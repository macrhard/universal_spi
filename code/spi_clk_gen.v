==> flow/design.v <==
module spi_clk_gen(
    input       i_clk,   
    input       i_rst_n,  
    input       i_enable,  
    input       i_tx_start,  
    input       i_last_clk,  
    input [8-1:0] i_divider,  
    output      o_clk_out,  
    output      o_pos_edge,  
    output      o_neg_edge  
);
parameter Tp = 0;
reg r_pos_edge_1;    
reg r_pos_edge_3;    
reg r_neg_edge_1;    
reg r_neg_edge_2;    
reg r_clk1; 
reg r_clk2;   
reg r_clk3;   
reg [8-1:0] r_cnt1;
reg [8-1:0] r_cnt2;
reg [8-1:0] r_cnt3;
wire w_clk0;    
assign w_clk0 = ~i_clk;
always @(posedge i_clk or negedge i_rst_n) begin
    if(!i_rst_n) begin
        r_clk1 <=  1'b0;
        r_cnt1 <=  {8{1'b0}};
        r_pos_edge_1 <= 1'b0;
        r_neg_edge_1 <= 1'b0;
    end
    else if(i_divider == 'd2) begin
        if(r_cnt1 >= i_divider-{{8-1{1'b0}},1'b1}) begin
            r_cnt1 <=  {8{1'b0}};
            r_clk1 <=  (i_enable && (!i_last_clk)) ? 1'b1 : 1'b0;   
            r_pos_edge_1 <= (i_enable && (!i_last_clk)) ? 1'b1 : 1'b0;
        end
        else begin
            r_cnt1 <=  r_cnt1 + {{8-1{1'b0}},1'b1};
            r_clk1 <=  (i_enable && (!i_last_clk)) ? r_clk1 + 1'b1 : 1'b0;
            r_pos_edge_1 <=  (i_enable && (!i_last_clk)) ? r_pos_edge_1 +1'b1 : 1'b0;
        end
    end
    else if(r_cnt1 >= i_divider-{{8-1{1'b0}},1'b1})  
    begin
        r_cnt1 <=  {8{1'b0}};
        r_clk1 <=  (i_enable && (!i_last_clk)) ? 1'b0 : 1'b0;   
        r_pos_edge_1 <= 1'b0;
        if(i_divider[0])   
            r_neg_edge_1 <= (i_enable && (!i_last_clk)) ? 1'b1 : 1'b0;
        else
            r_neg_edge_1 <= 1'b0;
    end
    else if(i_divider[0]) begin  
        if(r_cnt1 == (i_divider-{{8-1{1'b0}},1'b1})/2) begin
            r_cnt1 <=  r_cnt1 + {{8-1{1'b0}},1'b1};
            r_clk1 <=  (i_enable && (!i_last_clk)) ? 1'b1 : 1'b0;
        end
        else begin
            r_cnt1 <=  r_cnt1 + {{8-1{1'b0}},1'b1};
            r_pos_edge_1 <= 1'b0;
            r_neg_edge_1 <= 1'b0;
        end  
    end
    else begin  
        if(r_cnt1 == (i_divider/2)) begin
            r_cnt1 <= r_cnt1 + {{8-1{1'b0}},1'b1};
            r_clk1 <= (i_enable && (!i_last_clk)) ? 1'b1 : 1'b0;
            r_pos_edge_1 <= (i_enable && (!i_last_clk)) ? 1'b1 : 1'b0;
            r_neg_edge_1 <= 1'b0;
        end
        else begin  
            r_cnt1 <=  r_cnt1 + {{8-1{1'b0}},1'b1};
            r_pos_edge_1 <= 1'b0;
            r_neg_edge_1 <= 1'b0;  
        end           
    end
end
always @(posedge i_clk or negedge i_rst_n) begin
    if(!i_rst_n) begin
        r_clk2 <=  1'b0;
        r_cnt2 <=  {8{1'b0}};
        r_neg_edge_2 <=  1'b0;
    end
    else if(i_divider == 'd2) begin  
        if(r_cnt2 >= i_divider-{{8-1{1'b0}},1'b1}) begin
            r_cnt2 <=  {8{1'b0}};
            r_clk2 <=  (i_enable && (!i_last_clk)) ? 1'b1 : 1'b0;
            r_neg_edge_2 <=  (i_enable && (!i_last_clk)) ? r_neg_edge_2 +1'b1 : 1'b0;
        end
        else begin
            r_cnt2 <=  r_cnt2 + {{8-1{1'b0}},1'b1};
            r_clk2 <=  (i_enable && (!i_last_clk)) ? r_clk2 + 1'b1 : 1'b0;
            r_neg_edge_2 <=  (i_enable && (!i_last_clk)) ? 1'b1 : 1'b0;
        end
    end
    else if(i_divider == 'd4) begin   
        if(r_cnt2 == {8{1'b0}}) begin
            r_cnt2 <=  r_cnt2 + {{8-1{1'b0}},1'b1};
            r_clk2 <=  (i_enable && (!i_last_clk)) ? 1'b0 : 1'b0;
            r_neg_edge_2 <=  (i_enable && (!i_last_clk)) ? 1'b1 : 1'b0;
        end
        else if(r_cnt2 >= (i_divider-{{8-1{1'b0}},1'b1})) begin
            r_cnt2 <=  {8{1'b0}};
            r_clk2 <=  (i_enable && (!i_last_clk)) ? 1'b1 : 1'b0;
            r_neg_edge_2 <=  1'b0;
        end
        else begin
            r_cnt2 <=  r_cnt2 + {{8-1{1'b0}},1'b1};
            r_neg_edge_2 <=  1'b0;
        end
    end
    else if(r_cnt2 == {8{1'b0}}) begin
        r_cnt2 <=  r_cnt2 + {{8-1{1'b0}},1'b1};
        r_clk2 <=  (i_enable && (!i_last_clk)) ? 1'b0 : 1'b0;
        if(i_divider[0] == 1'b0) begin
            r_neg_edge_2 <=  (i_enable && (!i_last_clk)) ? 1'b1 : 1'b0;
        end
       else begin
            r_neg_edge_2 <= 1'b0;
       end
    end
    else if(r_cnt2 >= (i_divider-{{8-1{1'b0}},1'b1})) begin
        r_cnt2 <=  {8{1'b0}};
        r_neg_edge_2 <=  1'b0;
    end
    else if(i_divider[0] == 1'b0) begin  
        if(r_cnt2 == ((i_divider/2)+1)) begin
            r_cnt2 <=  r_cnt2 + {{8-1{1'b0}},1'b1};
            r_clk2 <=  (i_enable && (!i_last_clk)) ? 1'b1 : 1'b0;
            r_neg_edge_2 <=  1'b0;
        end
        else begin
            r_cnt2 <=  r_cnt2 + {{8-1{1'b0}},1'b1};
            r_neg_edge_2 <=  1'b0;
        end    
    end
    else begin
        r_cnt2 <=  r_cnt2 + {{8-1{1'b0}},1'b1};  
        r_clk2 <=  1'b0;
        r_neg_edge_2 <= 1'b0;
    end
end
always @(posedge w_clk0 or negedge i_rst_n) begin
    if(!i_rst_n) begin
        r_clk3 <=  1'b0;
        r_cnt3 <=  {8{1'b0}};
        r_pos_edge_3 <=  1'b0;
    end
    else if(r_cnt3 >= (i_divider-{{8-1{1'b0}},1'b1})) begin
        r_cnt3 <=  {8{1'b0}};
        r_clk3 <=  (i_enable && (!i_last_clk)) ? 1'b0 : 1'b0;
        r_pos_edge_3 <= 1'b0;
    end
    else if(i_divider[0] == 1'b1) begin  
        if(r_cnt3 == (i_divider-{{8-1{1'b0}},1'b1})/2) begin
            r_cnt3 <=  r_cnt3 + {{8-1{1'b0}},1'b1};
            r_clk3 <=  (i_enable && (!i_last_clk)) ? 1'b1 : 1'b0;
            r_pos_edge_3 <= (i_enable && (!i_last_clk)) ? 1'b1 : 1'b0;
        end
        else begin
            r_cnt3 <=  r_cnt3 + {{8-1{1'b0}},1'b1};
            r_pos_edge_3 <=  1'b0;
        end  
    end
    else begin
        r_cnt3 <=  r_cnt3 + {{8-1{1'b0}},1'b1};
        r_clk3 <=  1'b0;
        r_pos_edge_3 <=  1'b0;
    end
end
assign o_clk_out = i_divider[0] ? (r_clk1 | r_clk3) : (r_clk1 | r_clk2);
assign o_pos_edge = i_divider[0] ? r_pos_edge_3 : r_pos_edge_1;
assign o_neg_edge = i_divider[0] ? r_neg_edge_1 : r_neg_edge_2;
endmodule 
**From RTL to reports: spi_clk_gen**

The steps from the RTL of spi_clk_gen to its reports follow in flow order.
Line numbers count from 1 in the design file above.
Operators carry their Yosys type and port widths (W data, S select, Z words).
Cell names lack the library's common part.
A cell with -- has no value.

- Design top: spi_clk_gen
- Clock port: i_clk
- Library: sky130hd
- Library corner: tt_025C_1v80

**Word level**

Counts by Yosys on the flattened word-level netlist (proc, flatten, opt, wreduce; memories kept). Register bits leave out memories and registers merged into their read ports (data or address). Print and check cells are left out.

- Register bits after elaboration: 31
- Bits of input ports: 13
- Output and inout port bits: 3
- Word-level cells: 95

- $add $sub $neg: 10
- $lt $le $gt $ge: 3
- Equality and inequality tests: 12
- Muxes and demuxes: 49
- Bitwise gates (word level): 3
- Reductions and logical operators: 8

Operators with widths:

| kind | number |
|---|---|
| $eq A8 B31 Y1 | 2 |
| $mux W1 | 44 |
| $mux W8 | 5 |
| $add A8 B1 Y8 const B | 3 |
| $ge A8 B8 Y1 | 3 |
| $sub A8 B1 Y9 const B | 1 |
| $add A7 B1 Y8 const B | 1 |
| $sub A8 B1 Y8 const B | 1 |
| $eq A8 B2 Y1 const B | 1 |
| $eq A8 B3 Y1 const B | 1 |
| $eq A8 B7 Y1 | 1 |
| $eq A8 B8 Y1 | 1 |
| $logic_not A8 Y1 | 1 |
| $reduce_bool A5 Y1 | 1 |
| $add A1 B1 Y1 const B | 4 |
| $reduce_and A2 Y1 | 2 |
| $ne A4 B1 Y1 const B | 1 |
| $ne A4 B2 Y1 const B | 1 |
| $ne A4 B3 Y1 const B | 1 |
| $ne A4 B4 Y1 const B | 1 |
| $reduce_bool A4 Y1 | 1 |
| $ne A3 B1 Y1 const B | 1 |
| $ne A3 B3 Y1 const B | 1 |
| $reduce_and A3 Y1 | 1 |
| $or A1 B1 Y1 | 2 |
| $logic_and A1 B1 Y1 | 1 |
| $not A1 Y1 | 1 |
| $logic_not A1 Y1 | 1 |

**Logic depth**

Longest topological path by Yosys (ltp), each cell counted once; first at word level (registers and memories cut), then after technology mapping (sequential cells cut; the memories' decode and read muxes count).

- Depth in word-level cells: 9
- ABC_AREA: 0
- Depth in mapped cells: 13
- Depth with buffers taken out: 11

**After synthesis**

The flow's flattened synthesis, as Yosys stat reports it; memories are mapped. The netlist is that of the ABC_AREA named above (0 if unset); the other value can give another one.

- Cell count: 331
- Mapped area: 0.0028577 mm2
- Sequential part of the area: 0.0007757 mm2
- Mapped flip-flops: 31
- Buffer cells: 19

Cell types:

| type | number | total area (um2) |
|---|---|---|
| dfrtp_1 | 21 | 525.504 |
| ha_1 | 25 | 312.8 |
| dfrtn_1 | 10 | 250.24 |
| xor2_1 | 23 | 201.443 |
| xnor2_1 | 21 | 183.926 |
| nor2_1 | 30 | 112.608 |
| nand3_1 | 17 | 85.082 |
| and3_1 | 11 | 68.816 |
| nand2_1 | 17 | 63.811 |
| o21ai_0 | 10 | 50.048 |
| nor2b_1 | 7 | 43.792 |
| clkbuf_1 | 11 | 41.29 |
| inv_1 | 11 | 41.29 |
| a21oi_1 | 8 | 40.038 |
| a21o_1 | 5 | 37.536 |
| nand2b_1 | 6 | 37.536 |
| nor2_2 | 6 | 37.536 |
| buf_6 | 3 | 33.782 |

Not listed: further types 47, cells in them 89.

Data sheet: physical implementation of spi_clk_gen

Stored flow runs of spi_clk_gen (2 of them; Yosys, OpenROAD, sky130hd). They differ in their settings and are not a sequence. Constraints: input delay and output delay 20% of the set period each, output load 0.01 pF.
"total power after layout" is the tool's figure for a default switching activity; nothing was simulated.
A setting shown as n/a is not set for that run.
A result given as n/a is not shown for that run.

| item | entry A | entry B |
|---|---|---|
| period_ns | 7.23 | 10.4 |
| CORE_UTILIZATION | 60 | 40 |
| PLACE_DENSITY_LB_ADDON | 0.03 | n/a |
| CORE_ASPECT_RATIO | 1.1 | n/a |
| CELL_PAD_IN_SITES_GLOBAL_PLACEMENT | 2 | n/a |
| TNS_END_PERCENT | 45 | n/a |
| GPL_TIMING_DRIVEN | 0 | n/a |
| GPL_ROUTABILITY_DRIVEN | 0 | n/a |
| CTS_CLUSTER_SIZE | 82 | n/a |
| CAP_MARGIN | 40 | 20 |
| MAX_ROUTING_LAYER | met5 | n/a |
| CORE_MARGIN | 2 | 2 |
| SLEW_MARGIN | 20 | 20 |
| SETUP_SLACK_MARGIN | n/a | 1.79 |
| chip area after synthesis (Yosys) (mm2) | n/a | 0.0028577 |
| die outline area (mm2) | n/a | 0.0078367 |
| area of the standard cells in the finished layout (mm2) | n/a | 0.0036235 |
| setup slack of the worst path (ps) | n/a | 1,218 |
| total negative slack on setup checks (ps) | n/a | 0 |
| total power after layout (mW) | n/a | 0.6670 |

Entry A: unfinished; error FLW-0024 in placement
